==> flow/design.v <==
module sensor32(
   input wire clk,
   input wire rst,
   output wire [31:0] q,
   output wire [31:0] qs,
   output wire [31:0] alarm
   );
   sensor_cell mysensor0(clk, rst, q[0], qs[0], alarm[0]);
   sensor_cell mysensor1(clk, rst, q[1], qs[1], alarm[1]);
   sensor_cell mysensor2(clk, rst, q[2], qs[2], alarm[2]);
   sensor_cell mysensor3(clk, rst, q[3], qs[3], alarm[3]);
   sensor_cell mysensor4(clk, rst, q[4], qs[4], alarm[4]);
   sensor_cell mysensor5(clk, rst, q[5], qs[5], alarm[5]);
   sensor_cell mysensor6(clk, rst, q[6], qs[6], alarm[6]);
   sensor_cell mysensor7(clk, rst, q[7], qs[7], alarm[7]);
   sensor_cell mysensor8(clk, rst, q[8], qs[8], alarm[8]);
   sensor_cell mysensor9(clk, rst, q[9], qs[9], alarm[9]);
   sensor_cell mysensor10(clk, rst, q[10], qs[10], alarm[10]);
   sensor_cell mysensor11(clk, rst, q[11], qs[11], alarm[11]);
   sensor_cell mysensor12(clk, rst, q[12], qs[12], alarm[12]);
   sensor_cell mysensor13(clk, rst, q[13], qs[13], alarm[13]);
   sensor_cell mysensor14(clk, rst, q[14], qs[14], alarm[14]);
   sensor_cell mysensor15(clk, rst, q[15], qs[15], alarm[15]);
   sensor_cell mysensor16(clk, rst, q[16], qs[16], alarm[16]);
   sensor_cell mysensor17(clk, rst, q[17], qs[17], alarm[17]);
   sensor_cell mysensor18(clk, rst, q[18], qs[18], alarm[18]);
   sensor_cell mysensor19(clk, rst, q[19], qs[19], alarm[19]);
   sensor_cell mysensor20(clk, rst, q[20], qs[20], alarm[20]);
   sensor_cell mysensor21(clk, rst, q[21], qs[21], alarm[21]);
   sensor_cell mysensor22(clk, rst, q[22], qs[22], alarm[22]);
   sensor_cell mysensor23(clk, rst, q[23], qs[23], alarm[23]);
   sensor_cell mysensor24(clk, rst, q[24], qs[24], alarm[24]);
   sensor_cell mysensor25(clk, rst, q[25], qs[25], alarm[25]);
   sensor_cell mysensor26(clk, rst, q[26], qs[26], alarm[26]);
   sensor_cell mysensor27(clk, rst, q[27], qs[27], alarm[27]);
   sensor_cell mysensor28(clk, rst, q[28], qs[28], alarm[28]);
   sensor_cell mysensor29(clk, rst, q[29], qs[29], alarm[29]);
   sensor_cell mysensor30(clk, rst, q[30], qs[30], alarm[30]);
   sensor_cell mysensor31(clk, rst, q[31], qs[31], alarm[31]);
endmodule 
module cdff(
  input wire d,
  input wire clk,
  input wire rst,
  output reg q
  );
  always @(posedge clk) begin
	  if (~rst)
		  q <= 0;
	  else
		  q <= d;
  end
endmodule
module csff(
  input wire d,
  input wire clk,
  input wire rst,
  output reg q
  );
  always @(posedge clk) begin
	  if (~rst)
		  q <= 1;
	  else
		  q <= d;
  end
endmodule
module toggle_ff(
  input wire clk,
  input wire rst,
  output wire q
  );
  wire d  ;
  cdff dff1(d, clk, rst, q);
  not u0(d, q);
endmodule
module sensor_cell(
  input wire clk, 
  input wire rst,
  output wire q, 
  output wire qs, 
  output wire alarm);
  wire q_toggle   ;
  wire qb   ;
  not u1(qb, q_toggle);
  toggle_ff tff(clk, rst, q_toggle);
  cdff mff(q_toggle, clk, rst, q);
  csff sff(qb, clk, rst, qs);
  xnor u2(alarm, q, qs);
endmodule
# Step by step through the tools: sensor32

Tool output for the design above, in the order of the flow.
Lines are those of the file above, counted from 1.
Operators carry their Yosys type and port widths (W data, S select, Z words).
A cell with - has no value.

Top: sensor32
Clock port: clk
Library: sky130hd
Corner: tt_025C_1v80

# Word level

Counts by Yosys on the flattened word-level netlist (proc, flatten, opt, wreduce; memories kept). Register bits leave out memories and registers merged into their read ports (data or address); mux counts leave out enables and synchronous resets folded into registers. Print and check cells are left out.

Flip-flop bits (word level): 96
Bits in latches: 0
Bits in writable memories: 0
ROM bits: 0
Word width x clocked read ports: 0
Memory cells: 0
Input port bits: 2
Output and inout port bits: 96
Cells after elaboration: 192

Add/subtract/negate cells: 0
Multipliers: 0
Divide/modulo/power cells: 0
$lt $le $gt $ge: 0
Eq/ne operators: 0
Shift operators: 0
Muxes and demuxes: 0
Bitwise gates (word level): 96
Reductions and logical operators: 0

Operator list:

| cell          | number |
| $not A1 Y1    | 64 |
| $xor A1 B1 Y1 | 32 |

# Logic depth

Depth = most cells in a row (Yosys ltp): at word level without a register or memory, in the mapped netlist without a sequential cell, where the memories' decode and read muxes count.

Word-level depth: 2
ABC_AREA: 0
Gate-level depth with buffers: 3
Mapped depth without buffers: 1

# Mapped cells and area

Yosys stat after the flow's synthesis: flattened, memories mapped to cells. It holds for the ABC_AREA given above (unset counts as 0); a run with the other value may have another netlist.
The area totals of this step are shown rounded.

Cells in the netlist: 330
Synthesis area: 3513 um^2
Area of sequential cells: 1922 um^2
Flip-flops: 96
Buffer cells: 106

Cells by type:

| cell                      | number | area in all (um^2) |
| sky130_fd_sc_hd__dfxtp_1  | 96     | 1.92E+03 |
| sky130_fd_sc_hd__buf_4    | 99     | 743.213 |
| sky130_fd_sc_hd__xnor2_1  | 32     | 280.269 |
| sky130_fd_sc_hd__and2_1   | 32     | 200.192 |
| sky130_fd_sc_hd__nor2b_1  | 32     | 200.192 |
| sky130_fd_sc_hd__nand2_1  | 32     | 120.115 |
| sky130_fd_sc_hd__clkbuf_2 | 5      | 25.024 |
| sky130_fd_sc_hd__buf_6    | 2      | 22.522 |

The figures by module come from a second, unflattened synthesis with its own total; it is not the netlist above.

Cell total of the unflattened synthesis: 288
Area (unflattened synthesis): 3043 um^2

Each row is one instance without its submodules.

Modules:

| module      | times used | cells | area (um^2) | sequential area (um^2) |
| cdff        | 64         | 2     | 26.3        | 20.0 |
| csff        | 32         | 2     | 26.3        | 20.0 |
| sensor_cell | 32         | 2     | 12.5        | 0.0 |
| toggle_ff   | 32         | 1     | 3.8         | 0.0 |
| sensor32    | 1          | 0     | 0.0         | 0.0 |

# Timing after synthesis

OpenSTA on the mapped netlist: ideal clock, no wires. The path of least setup slack (recovery checks aside). Input and output delay are each 20% of the period. Register names are those of the netlist, which keeps one name where synthesis merged equal registers.

Kind: register -> output
Start point: reg mysensor0.sff.q
End point: out alarm[0]
Clock period: 1.03 ns
Output delay: 0.206 ns
Time at the first pin: 0.000 ns
Arrival: 0.563 ns
Required time: 0.824 ns
Path slack: 0.261 ns
Delay of the path: 0.563 ns
Stages on the path: 3
Path buffers: 1
Synthesis period reached: 0.769 ns

"delay of the path" is the arrival time less input delay plus setup time.
A path that ends at an output port has no setup time.
"stages on the path" counts driving pins, that of a launching flip-flop among them; a cell with two outputs on the path counts twice.
"synthesis period reached" = period - worst setup slack (recovery checks aside). The figure is calculated, with input and output delays left at 20% of the set period.
Between the ends stands the longest chain of elaborated cells between them, by number of cells; it is not shown to be the way that was timed. Of several equally long chains one is given.
Each line given opens the expression or statement behind the cell; cells for indexed reads and writes are added by Yosys, which also makes memories of some case tables.

Cells stage by stage: sky130_fd_sc_hd__dfxtp_1 -> sky130_fd_sc_hd__xnor2_1 -> sky130_fd_sc_hd__buf_4
Cells in the longest elaborated chain: 2
Elaborated cells on any way between the ends: 2
RTL lines with such cells: 1
Those cells by class: logic: 2

Ends and longest elaborated chain, after synthesis:

| what            | line | RTL |
| start, declared | 58   | `output reg q` |
| start, assigned | 62   | `q <= 1;` |
| start, assigned | 64   | `q <= d;` |
| $xor A1 B1 Y1   | 88   | `xnor u2(alarm, q, qs);` |
| $not A1 Y1      | 88   |  |
| end, declared   | 6    | `output wire [31:0] alarm` |

Some nets on the timed path still bear RTL names; the line given drives or declares the net.

Named nets, after synthesis:

| signal          | line |
| mysensor0.alarm | 88 |

# Worst path after layout

From the final timing report of run 1: the path of least setup slack in the routed layout; clock arrival at registers is part of the times.

Kind: register -> output
Start point: reg mysensor1.sff.q
End point: out alarm[1]
Clock period: 0.754 ns
Output delay: 0.15 ns
Time at the first pin: 0.35 ns
Arrival: 1.03 ns
Required time: 0.60 ns
Path slack: -0.43 ns
Stages on the path: 3
Path buffers: 1

Between the ends stands the longest chain of elaborated cells between them, by number of cells; it is not shown to be the way that was timed. Of several equally long chains one is given.

Cells stage by stage: sky130_fd_sc_hd__dfxtp_2 -> sky130_fd_sc_hd__xnor2_1 -> sky130_fd_sc_hd__buf_2
Cells in the longest elaborated chain: 2
Elaborated cells on any way between the ends: 2
RTL lines with such cells: 1
Those cells by class: logic: 2

Ends and longest elaborated chain, after layout:

| what            | line | RTL |
| start, declared | 58   | `output reg q` |
| start, assigned | 62   | `q <= 1;` |
| start, assigned | 64   | `q <= d;` |
| $xor A1 B1 Y1   | 88   | `xnor u2(alarm, q, qs);` |
| $not A1 Y1      | 88   |  |
| end, declared   | 6    | `output wire [31:0] alarm` |

FLOW RESULTS
============

Below are 2 stored runs of the flow (Yosys, OpenROAD; platform sky130hd) on sensor32, each with its settings and what was measured, unordered. Constraints: input delay and output delay 20% of the set period each, output load 0.01 pF.
"period reached" means the clock period less the worst setup slack. The figure is calculated, with input and output delays left at 20% of the set period.
"time on the worst setup path" is the time allowed to the run's worst setup path (the clock period less input and output delay, where it has them) less its slack. Clock arrival times count: a late capture clock shortens it, a late launch clock lengthens it.
By "total design power" is meant OpenSTA's value without simulated activity: inputs other than the clock are taken to toggle once in ten clock periods, and the tool carries that through the logic.
The results are shown rounded.
Settings: n/a = not set for that run.
Results: n/a = not shown.

| setting or result                             | run 1              | run 2 |
| period_ns                                     | 0.754              | 1.01  |
| CORE_UTILIZATION                              | 71                 | 68    |
| CAP_MARGIN                                    | 20                 | 35    |
| CORE_MARGIN                                   | 2                  | 2     |
| SLEW_MARGIN                                   | 20                 | 20    |
| SETUP_SLACK_MARGIN                            | n/a                | 0.09  |
| PLACE_DENSITY                                 | n/a                | 0.59  |
| CORE_ASPECT_RATIO                             | n/a                | 0.54  |
| CELL_PAD_IN_SITES_DETAIL_PLACEMENT            | n/a                | 1     |
| TNS_END_PERCENT                               | n/a                | 95    |
| ABC_AREA                                      | n/a                | 1     |
| MAX_ROUTING_LAYER                             | n/a                | met4  |
| synthesis area (um^2)                         | 3513               | n/a   |
| setup slack of the worst path (ns)            | -0.429             | n/a   |
| standard-cell area of the final layout (um^2) | 4400               | n/a   |
| utilization in the final report (%)           | 92.6               | n/a   |
| total negative setup slack (ns)               | -28.58             | n/a   |
| full die area (um^2)                          | 5527               | n/a   |
| worst hold slack (ns)                         | 0.211              | n/a   |
| total design power (mW)                       | 10.14              | n/a   |
| time on the worst setup path (ns)             | 1.03               | n/a   |
| critical path type                            | register -> output | n/a   |
| period reached (ns)                           | 1.183              | n/a   |

Run 2: no results, placement failed with DPL-0033
